==> flow/design.v <==
module uart_tx(
input  clk,
input rst_n,
output reg dat
);
reg en;
reg[31:0] cnt;
reg[7:0] o_dat;
reg[3:0] bit_cnt;
reg bit_flag;
reg work_flag;
reg [31:0] cnt1s;
parameter baud = 5208;
parameter cnt_1s_max = 49_999_999;
always @ (posedge clk or negedge rst_n)
begin
	if(!rst_n)
		cnt<=32'd0;
	else if(cnt>=baud-1 || work_flag==1'd0)
		cnt<=32'd0;
	else
		cnt<=cnt+32'd1;
end
always @ (posedge clk or negedge rst_n)
begin
	if(!rst_n)
	begin
		cnt1s<=32'd0;
		en<=1'd0;
	end
	else if(bit_cnt==4'd8)
		en<=1'b0;
	else if(cnt1s>=cnt_1s_max-1)
	begin
		cnt1s<=32'd0;
		en<=1'b1;
	end
	else
		cnt1s<=cnt1s+32'd1;
end
always @ (posedge clk or negedge rst_n)
begin
	if(!rst_n)
		work_flag<=1'd0;
	else if(en)
		work_flag<=1'd1;
	else if(bit_flag && bit_cnt==4'd8)
		work_flag<=1'd0;
end
always @ (posedge clk or negedge rst_n)
begin
	if(!rst_n)
		bit_flag<=1'd0;
	else if(cnt==baud-1)
		bit_flag<=1'd1;
	else
		bit_flag<=1'd0;
end
always @ (posedge clk or negedge rst_n)
begin
	if(!rst_n)
		bit_cnt<=4'd9;
	else if(bit_flag==1'd1 && bit_cnt>=4'd9)
		bit_cnt<=4'd0;
	else if(bit_flag && work_flag==1'd1)
		bit_cnt<=bit_cnt+4'd1;
end
always @ (posedge clk or negedge rst_n)
begin
	if(!rst_n)	
	begin
		dat<=1'd1;
		o_dat<="a";
	end
	else
	begin	
		case (bit_cnt)
			4'd0:dat<=1'd0;
			4'd1:dat<=o_dat[0];
			4'd2:dat<=o_dat[1];
			4'd3:dat<=o_dat[2];
			4'd4:dat<=o_dat[3];
			4'd5:dat<=o_dat[4];
			4'd6:dat<=o_dat[5];
			4'd7:dat<=o_dat[6];
			4'd8:dat<=o_dat[7];
			4'd9:dat<=1'd1;
			default:dat<=1'd1;
		endcase
	end
end
endmodule
Tool chain data of uart_tx. Tool output for the design above, in the order of the flow. Line numbers count from 1 in the design file above. Library cell names are shortened. The mark n/a stands for no value.

Design top: uart_tx. Clock port: clk. Library: sky130hd. Library corner: tt_025C_1v80.

Word-level counts. Source: Yosys, flattened and elaborated, memories not mapped. Widths are those after wreduce. Registers that Yosys merges into a memory's read port (data or address) are not register bits. Print and check cells do not count. Equal cells are merged and count once.

Output and inout bits: 1. For cells after elaboration the number is 39. The entry for bits of input ports reads 2. For register bits after elaboration the number is 72.

For bitwise operators the number is 1. Under magnitude comparators stands 3. For $add $sub $neg the number is 3. Under multiplexer cells stands 10. The figure for equality and inequality tests is 6. Under reductions and logical operators stands 9.

Operators with widths (count): 32-bit by 1-bit adder with 32-bit output with constant B (2); 32-bit two-way mux (2); 32-bit by 13-bit greater-or-equal comparator with 1-bit output with constant B (1); 32-bit by 13-bit == test with 1-bit output with constant B (1); 32-bit by 26-bit greater-or-equal comparator with 1-bit output with constant B (1); 4-bit by 2-bit == test with 1-bit output with constant B (2); 4-bit by 3-bit == test with 1-bit output with constant B (2); 4-bit two-way mux (2); 2-bit nonzero test (3); 6-bit OR reduction (1); 1-bit two-way mux (6); 4-bit by 1-bit adder with 4-bit output with constant B (1); 4-bit greater-or-equal comparator with constant B (1); 4-bit == test with constant B (1); 4-bit logical NOT (1); 1-bit logical AND (3); 1-bit logical OR (1); 1-bit NOT (1).

Depth. Longest topological path by Yosys (ltp), each cell counted once; first at word level (registers and memories cut), then after technology mapping (sequential cells cut; the memories' decode and read muxes count).

For word-level depth the number is 4. For ABC_AREA the number is 0. For gate-level depth with buffers the number is 9. Depth with buffers taken out: 7.

Mapped cells and area. Yosys stat after the flow's synthesis: flattened, memories mapped to cells. It holds for the ABC_AREA given above (unset counts as 0); a run with the other value may have another netlist.

Cells by type (count): dfrtp_1 (69); nor2_1 (55); xor2_1 (23); xnor2_1 (11); nand3_1 (19); nand2_1 (24); ha_1 (7); nand4_1 (13); dfstp_2 (3); nor3_1 (9); and3_1 (7); inv_1 (10); a31oi_1 (5); nor4_1 (5); a21oi_1 (6); nor4_2 (2); o21ai_0 (5); a21o_1 (3).

Other cell types: 25; their cells: 39.

For cells in the netlist the number is 315. For flip-flops the number is 72. The figure for chip area (Yosys) is 0.0032494 mm^2. The figure for buffer cells is 8.

Path before layout. OpenSTA on the mapped netlist: ideal clock, no wires. The path of least setup slack (recovery checks aside). Input and output delay are each 20% of the period. Register names are those of the netlist, which keeps one name where synthesis merged equal registers.

Kind: register to register. From: reg bit_cnt[0]. To: reg cnt1s[14]. For driving pins on the path the number is 9. The figure for period is 3.33 ns. The entry for path slack reads 0.989 ns. For data arrival time the number is 2.223 ns. Buffers on the path: 1. Setup time: 0.118 ns. The entry for time at the first pin reads 0.000 ns. The figure for path delay is 2.341 ns. Under data required time stands 3.212 ns. For period reached after synthesis the number is 2.341 ns.

"path delay" = arrival - input delay + setup time. "driving pins on the path" counts driving pins, that of a launching flip-flop among them; a cell with two outputs on the path counts twice. "period reached after synthesis" is the clock period less the worst setup slack; recovery checks do not enter. This is arithmetic on one report: input and output delays are still those of the set period (20% each). The rows between start and end are the longest chain of elaborated cells between them; the timing report does not say that the signal goes this way. Where chains are equally long, one stands for them. Each line given opens the expression or statement behind the cell; cells for indexed reads and writes are added by Yosys, which also makes memories of some case tables. At most two assigning lines are given for a register; there are more.

Path through: dfstp_2 > inv_1 > ha_1 > and3b_1 > clkbuf_1 > nor4_2 > nand4_1 > xor2_1 > nor2_1. The entry for cells in the longest elaborated chain reads 1.

Ends and longest elaborated chain, post-synthesis: start: declaration (line 9) `reg[3:0] bit_cnt;`; start: assignment (line 62) `bit_cnt<=4'd9;`; start: assignment (line 66) `bit_cnt<=bit_cnt+4'd1;`; 4-bit == test (line 31) `else if(bit_cnt==4'd8)`; end: assignment (line 28) `cnt1s<=32'd0;`; end: assignment (line 39) `cnt1s<=cnt1s+32'd1;`; end: declaration (line 12) `reg [31:0] cnt1s;`.

Worst path after layout. From the final timing report of flow run A: the path of least setup slack in the routed layout; clock arrival at registers is part of the times.

Kind: register to register. From: reg bit_cnt[0]. To: reg cnt1s[24]. The entry for time at the first pin reads 0.35 ns. Buffers on the path: 2. The entry for path slack reads -0.73 ns. The figure for period is 1.49 ns. For driving pins on the path the number is 10. Setup time: 0.11 ns. Under data required time stands 1.72 ns. For data arrival time the number is 2.46 ns.

The rows between start and end are the longest chain of elaborated cells between them; the timing report does not say that the signal goes this way. Where chains are equally long, one stands for them. At most two assigning lines are given for a register; there are more.

Path through: dfstp_2 > inv_2 > ha_1 > and3b_1 > buf_4 > nor4_4 > buf_6 > nand3_1 > xor2_1 > nor2_1. The entry for cells in the longest elaborated chain reads 1.

Ends and longest elaborated chain, post-layout: start: declaration (line 9) `reg[3:0] bit_cnt;`; start: assignment (line 62) `bit_cnt<=4'd9;`; start: assignment (line 66) `bit_cnt<=bit_cnt+4'd1;`; 4-bit == test (line 31) `else if(bit_cnt==4'd8)`; end: assignment (line 28) `cnt1s<=32'd0;`; end: assignment (line 39) `cnt1s<=cnt1s+32'd1;`; end: declaration (line 12) `reg [31:0] cnt1s;`.

==> results <==
Record of 2 stored runs of the RTL-to-layout flow on uart_tx, platform sky130hd. The runs are unordered. Constraints: input delay and output delay 20% of the set period each, output load 0.01 pF. By "period achieved" is meant the clock period of the run minus its worst setup slack. This is arithmetic on one report: input and output delays are still those of the set period (20% each). "worst path time": the worst setup path's part of the clock period (all of it between registers, 20% less for each end at a port) less its slack. A launch clock that arrives late makes it longer, a capture clock that arrives late makes it shorter. "overall power" rests on the timing tool's default activity at the inputs, not on a simulated workload.

Files of flow run A:
==> flow/run.sh <==
#!/bin/bash
# the make line also repeats the synthesis and layout settings of config.mk as NAME=value (left out here)
make -C /OpenROAD-flow-scripts/flow DESIGN_CONFIG=/design/flow/config.mk WORK_HOME=/design/flow/orfs CLKGATE_MAP_FILE= finish
==> flow/config.mk <==
export PLATFORM = sky130hd
export DESIGN_NAME = uart_tx
export DESIGN_NICKNAME = uart_tx
export VERILOG_FILES = /design/flow/design.v
export SDC_FILE = /design/flow/constraint.sdc
export NUM_CORES = 4
export LEC_CHECK = 0
export CAP_MARGIN = 20
export CELL_PAD_IN_SITES_DETAIL_PLACEMENT = 1
export CORE_ASPECT_RATIO = 0.74
export CORE_MARGIN = 2
export CORE_UTILIZATION = 49
export CTS_CLUSTER_SIZE = 83
export GPL_ROUTABILITY_DRIVEN = 0
export PLACE_DENSITY_LB_ADDON = 0.19
export SETUP_SLACK_MARGIN = 0.22
export SLEW_MARGIN = 20
export TNS_END_PERCENT = 5
==> flow/constraint.sdc <==
create_clock -name core_clock -period 1.49 [get_ports {clk}]
set_input_delay 0.2980 -clock core_clock [delete_from_list [all_inputs] [get_ports {clk}]]
set_output_delay 0.2980 -clock core_clock [all_outputs]
set_load 0.01 [all_outputs]

Results of flow run A. The synthesis area stands at 0.0032494 mm^2. The full die area stands at 0.0073061 mm^2. The area of the standard cells in the finished layout stands at 0.0044092 mm^2. The post-layout utilization comes to 68.8%. The setup slack of the worst path is -0.735 ns. The measured total negative slack on setup checks is -28.258 ns. The overall power reads 3.551 mW. The measured period achieved is 2.225 ns. The worst path time stands at 2.22 ns. Worst path kind: register to register.

Files of flow run B:
==> flow/run.sh <==
#!/bin/bash
# the make line also repeats the synthesis and layout settings of config.mk as NAME=value (left out here)
make -C /OpenROAD-flow-scripts/flow DESIGN_CONFIG=/design/flow/config.mk WORK_HOME=/design/flow/orfs CLKGATE_MAP_FILE= finish
==> flow/config.mk <==
export PLATFORM = sky130hd
export DESIGN_NAME = uart_tx
export DESIGN_NICKNAME = uart_tx
export VERILOG_FILES = /design/flow/design.v
export SDC_FILE = /design/flow/constraint.sdc
export NUM_CORES = 4
export LEC_CHECK = 0
export CAP_MARGIN = 20
export CELL_PAD_IN_SITES_DETAIL_PLACEMENT = 2
export CELL_PAD_IN_SITES_GLOBAL_PLACEMENT = 2
export CORE_ASPECT_RATIO = 0.58
export CORE_MARGIN = 2
export CORE_UTILIZATION = 46
export CTS_CLUSTER_DIAMETER = 161
export CTS_CLUSTER_SIZE = 15
export GPL_ROUTABILITY_DRIVEN = 0
export MIN_ROUTING_LAYER = met2
export PLACE_DENSITY_LB_ADDON = 0.26
export SLEW_MARGIN = 20
export TNS_END_PERCENT = 15
==> flow/constraint.sdc <==
create_clock -name core_clock -period 1.82 [get_ports {clk}]
set_input_delay 0.3640 -clock core_clock [delete_from_list [all_inputs] [get_ports {clk}]]
set_output_delay 0.3640 -clock core_clock [all_outputs]
set_load 0.01 [all_outputs]

Outcome of flow run B: did not finish, clock tree synthesis stopped with DPL-0033.
