==> flow/design.v <==
module demo(clk,key,led);
input clk;
input wire[1:0] key;
output reg[7:0] led;
reg[3:0] cnt;
wire key_right;
wire key_left;
key key1(.clk(clk),.key_in(key[0]),.key_flag(key_right));
key key2(.clk(clk),.key_in(key[1]),.key_flag(key_left));
always @ (posedge clk)
begin
	if(key_right)
	begin
		cnt<=cnt+1'b1;
		if(cnt==4'd9)
			cnt<=4'd0;
	end
	else if(key_left)
	begin
		if(cnt==4'd0)
			cnt<=4'd1;
		else
			cnt<=cnt-4'd1;
	end
end
always @ (posedge clk)
begin
	case(cnt)
	4'd0:led=8'b0000_0000;
	4'd1:led=8'b0000_0001;
	4'd2:led=8'b0000_0010;
	4'd3:led=8'b0000_0100;
	4'd4:led=8'b0000_1000;
	4'd5:led=8'b0001_0000;
	4'd6:led=8'b0010_0000;
	4'd7:led=8'b0100_0000;
	4'd8:led=8'b1000_0000;
	default:led=8'b1111_1111;
	endcase
end
endmodule
module key(clk,key_in,key_flag);
input clk;
input key_in;
output key_flag;
reg key_flag;
reg [19:0] cnt_20ms;
parameter cnt_max = 20'd999_999;
always @ (posedge clk)
begin
	if(key_in==1'b1)
		cnt_20ms <= 20'b0;
	else if(cnt_20ms==cnt_max && key_in==1'b0)
		cnt_20ms <= cnt_20ms;
	else
		cnt_20ms <= cnt_20ms + 1'b1;
end
always @ (posedge clk)
begin
	if(cnt_20ms == cnt_max-1'b1)
		key_flag <= 1'b1;
	else
		key_flag <= 1'b0;
end
endmodule
# Step by step through the tools: demo
# The steps from the RTL of demo to its reports follow in flow order.
# Line numbers count from 1 in the design file above.
# Not given: -
dict set report inputs {
  top_module {demo}
  clock_port {clk}
  library {sky130hd}
  lib_corner {tt_025C_1v80}
}

# After elaboration
# Source: Yosys, flattened and elaborated, memories not mapped. Widths are those after wreduce. Registers that Yosys merges into a memory's read port (data or address) are not register bits. Print and check cells do not count. Equal cells are merged and count once.
# Yosys's memory passes give these memory sizes; they may raise the number of words (mostly to a power of two), join words into wider ones and drop unused or constant bits.
dict set report op_classes {
  n_logic 2
  reduce_and_logical 4
  n_addsub 4
  mux 6
  n_eq 5
}
# operator count
set ops {}
lappend ops {{20-bit equality test (second input constant)} 4}
lappend ops {{20-bit by 1-bit adder with 20-bit output (second input constant)} 2}
lappend ops {{4-bit 2-to-1 mux} 4}
lappend ops {{4-bit by 1-bit adder with 4-bit output (second input constant)} 1}
lappend ops {{4-bit by 1-bit subtractor with 4-bit output (second input constant)} 1}
lappend ops {{4-bit equality test (second input constant)} 1}
lappend ops {{4-bit zero test} 1}
lappend ops {{1-bit logical AND} 2}
lappend ops {{1-bit inverter} 2}
lappend ops {{2-bit nonzero test} 1}
lappend ops {{1-bit 2-to-1 mux} 2}
dict set report word_totals {
  mem_count 1
  output_inout_bits 8
  ff_bits 46
  clocked_rd_ports_x_width 8
  wordCells 27
  rom_bits 128
  in_bits 3
}
# name words width read_ports write_ports line_no
set memory_table {}
lappend memory_table {{(name not given)} 16 8 1 0 28} ;# case(cnt)

# Depth
# Depth = most cells in a row (Yosys ltp): at word level without a register or memory, in the mapped netlist without a sequential cell, where the memories' decode and read muxes count.
dict set report depth {
  ltp_word 4
  ABC_AREA 0
  mapped_depth 6
  depth_no_buf 5
}

# Mapped cells and area
# The flow's flattened synthesis, as Yosys stat reports it; memories are mapped. The netlist is that of the ABC_AREA named above (0 if unset); the other value can give another one.
dict set report mapped {
  n_buf 15
  seq_area_mm2 0.0011211
  flip_flops 54
  cell_count 292
  yosys_area_mm2 0.0025775
}
# type count area_total_um2
set by_type {}
lappend by_type {sky130_fd_sc_hd__dfxtp_1 50 1000.96}
lappend by_type {sky130_fd_sc_hd__edfxtp_1 4 120.115}
lappend by_type {sky130_fd_sc_hd__a21oi_1 21 105.101}
lappend by_type {sky130_fd_sc_hd__nor2_1 28 105.101}
lappend by_type {sky130_fd_sc_hd__xor2_1 11 96.342}
lappend by_type {sky130_fd_sc_hd__nand4_1 15 93.84}
lappend by_type {sky130_fd_sc_hd__nand3_1 17 85.082}
lappend by_type {sky130_fd_sc_hd__ha_1 6 75.072}
lappend by_type {sky130_fd_sc_hd__o21ai_0 14 70.067}
lappend by_type {sky130_fd_sc_hd__or3_1 10 62.56}
lappend by_type {sky130_fd_sc_hd__and4_1 6 52.55}
lappend by_type {sky130_fd_sc_hd__xnor2_1 6 52.55}
lappend by_type {sky130_fd_sc_hd__nand2_1 13 48.797}
lappend by_type {sky130_fd_sc_hd__and3_1 7 43.792}
lappend by_type {sky130_fd_sc_hd__nor3_1 8 40.038}
lappend by_type {sky130_fd_sc_hd__a211oi_1 5 37.536}
lappend by_type {sky130_fd_sc_hd__inv_1 10 37.536}
lappend by_type {sky130_fd_sc_hd__clkbuf_1 9 33.782}
# Other cell types: 31; their cells: 52.
# By module: a second synthesis without flattening, with its own total; a netlist apart from the flattened one above.
dict set report hier_totals {
  hier_cells 284
  hier_area_mm2 0.0026225
}
# Each row is one instance without its submodules.
# module seq_area_mm2 instances mod_area_mm2 n_cells
set by_module {}
lappend by_module {key 0.0004204 2 0.0010235 113}
lappend by_module {demo 0.0002803 1 0.0005756 58}

# Path before layout
# Source: OpenSTA report_checks on the synthesized netlist (no wires, ideal clock, input and output delay 20% of the period each), path of least setup slack; recovery checks are left aside. Register names are those of the netlist, which keeps one name where synthesis merged equal registers.
dict set report synth_path {
  path_kind {register to register}
  start {register key1.cnt_20ms[7]}
  end {register key1.cnt_20ms[0]}
  path_slack_ns 1.732
  tclk_ns 3.39
  n_path_buf 1
  driving_pins 6
  t_first_pin_ns 0.000
  t_required_ns 3.256
  setup_ns 0.134
  arrival_ns 1.524
  path_delay_ns 1.658
  synth_period_reached_ns 1.658
}
# "path_delay_ns" is the arrival time less input delay plus setup time.
# "driving_pins" counts driving pins, that of a launching flip-flop among them; a cell with two outputs on the path counts twice.
# "synth_period_reached_ns" is the clock period less the worst setup slack; recovery checks do not enter. This is arithmetic on one report: input and output delays are still those of the set period (20% each).
# Between the ends stands the longest chain of elaborated cells between them, by number of cells; it is not shown to be the way that was timed. Of several equally long chains one is given.
# Each line given opens the expression or statement behind the cell; cells for indexed reads and writes are added by Yosys, which also makes memories of some case tables.
# At most two assigning lines are given for a register; there are more.
dict set report synth_via {
  path_cell_list {sky130_fd_sc_hd__dfxtp_1 sky130_fd_sc_hd__or4b_4 sky130_fd_sc_hd__nor4_4 sky130_fd_sc_hd__buf_6 sky130_fd_sc_hd__and3_1 sky130_fd_sc_hd__nor3_1}
  elab_chain_cells 2
  cells_between 2
  cone_lines 1
  cone_classes {eq/ne (1); reduce/logical (1)}
}
# item line_no
set synth_rtl {}
lappend synth_rtl {{start, declared} 47} ;# reg [19:0] cnt_20ms;
lappend synth_rtl {{start, assigned} 54} ;# cnt_20ms <= cnt_20ms;
lappend synth_rtl {{start, assigned} 56} ;# cnt_20ms <= cnt_20ms + 1'b1;
lappend synth_rtl {{20-bit equality test} 53} ;# else if(cnt_20ms==cnt_max && key_in==1'b0)
lappend synth_rtl {{1-bit logical AND} 53}
lappend synth_rtl {{end, assigned} 54}
lappend synth_rtl {{end, assigned} 56}
lappend synth_rtl {{end, declared} 47}

# Path in the finished layout
# From the final timing report of job 1: the path of least setup slack in the routed layout; clock arrival at registers is part of the times.
dict set report layout_path {
  path_kind {register to register}
  start {register key1.cnt_20ms[7]}
  end {register key1.cnt_20ms[0]}
  tclk_ns 2.29
  t_first_pin_ns 0.29
  setup_ns 0.12
  n_path_buf 0
  t_required_ns 2.46
  arrival_ns 2.13
  driving_pins 5
  path_slack_ns 0.33
}
# Between the ends stands the longest chain of elaborated cells between them, by number of cells; it is not shown to be the way that was timed. Of several equally long chains one is given.
# At most two assigning lines are given for a register; there are more.
dict set report layout_via {
  path_cell_list {sky130_fd_sc_hd__dfxtp_1 sky130_fd_sc_hd__or4b_4 sky130_fd_sc_hd__nor4_4 sky130_fd_sc_hd__and3_1 sky130_fd_sc_hd__nor3_1}
  elab_chain_cells 2
  cells_between 2
  cone_lines 1
  cone_classes {eq/ne (1); reduce/logical (1)}
}
# item line_no
set layout_rtl {}
lappend layout_rtl {{start, declared} 47} ;# reg [19:0] cnt_20ms;
lappend layout_rtl {{start, assigned} 54} ;# cnt_20ms <= cnt_20ms;
lappend layout_rtl {{start, assigned} 56} ;# cnt_20ms <= cnt_20ms + 1'b1;
lappend layout_rtl {{20-bit equality test} 53} ;# else if(cnt_20ms==cnt_max && key_in==1'b0)
lappend layout_rtl {{1-bit logical AND} 53}
lappend layout_rtl {{end, assigned} 54}
lappend layout_rtl {{end, assigned} 56}
lappend layout_rtl {{end, declared} 47}

; demo through Yosys and OpenROAD on sky130hd: 2 stored runs, unordered, with their settings and measured results. The constraints put input and output delay at 20% of the set period each and load the outputs with 0.01 pF.
; "worst_path_time_ns" = time allowed to the worst setup path (clock period - input delay - output delay, where it has them) - its slack; a late launch clock adds to it, a late capture clock takes from it.

[job 1: settings]
period_ns = 2.29
CORE_UTILIZATION = 17
PLACE_DENSITY_LB_ADDON = 0.14
CORE_MARGIN = 6
CELL_PAD_IN_SITES_GLOBAL_PLACEMENT = 1
CELL_PAD_IN_SITES_DETAIL_PLACEMENT = 0
TNS_END_PERCENT = 40
ABC_AREA = 0
GPL_TIMING_DRIVEN = 1
GPL_ROUTABILITY_DRIVEN = 1
CTS_CLUSTER_SIZE = 67
MAX_ROUTING_LAYER = met4
CAP_MARGIN = 20
SLEW_MARGIN = 20
[job 1: results]
ys_area_mm2 = 0.0025775
timing.setup.ws_ns = 0.330
final_setup_tns_ns = 0.000
design_die_area_mm2 = 0.0182601
worst_path_time_ns = 1.96
worst_path_kind = register to register
fin_hold_ws_ns = 0.499
utilization_pct = 20.6

[job 2: settings]
period_ns = 2.11
CORE_UTILIZATION = 53
SETUP_SLACK_MARGIN = 0.17
PLACE_DENSITY_LB_ADDON = 0.07
HOLD_SLACK_MARGIN = 0.25
CELL_PAD_IN_SITES_DETAIL_PLACEMENT = 2
TNS_END_PERCENT = 35
GPL_ROUTABILITY_DRIVEN = 1
MIN_ROUTING_LAYER = met2
CAP_MARGIN = 20
CORE_MARGIN = 2
SLEW_MARGIN = 20
[job 2: results]
outcome = no results, placement failed with DPL-0033
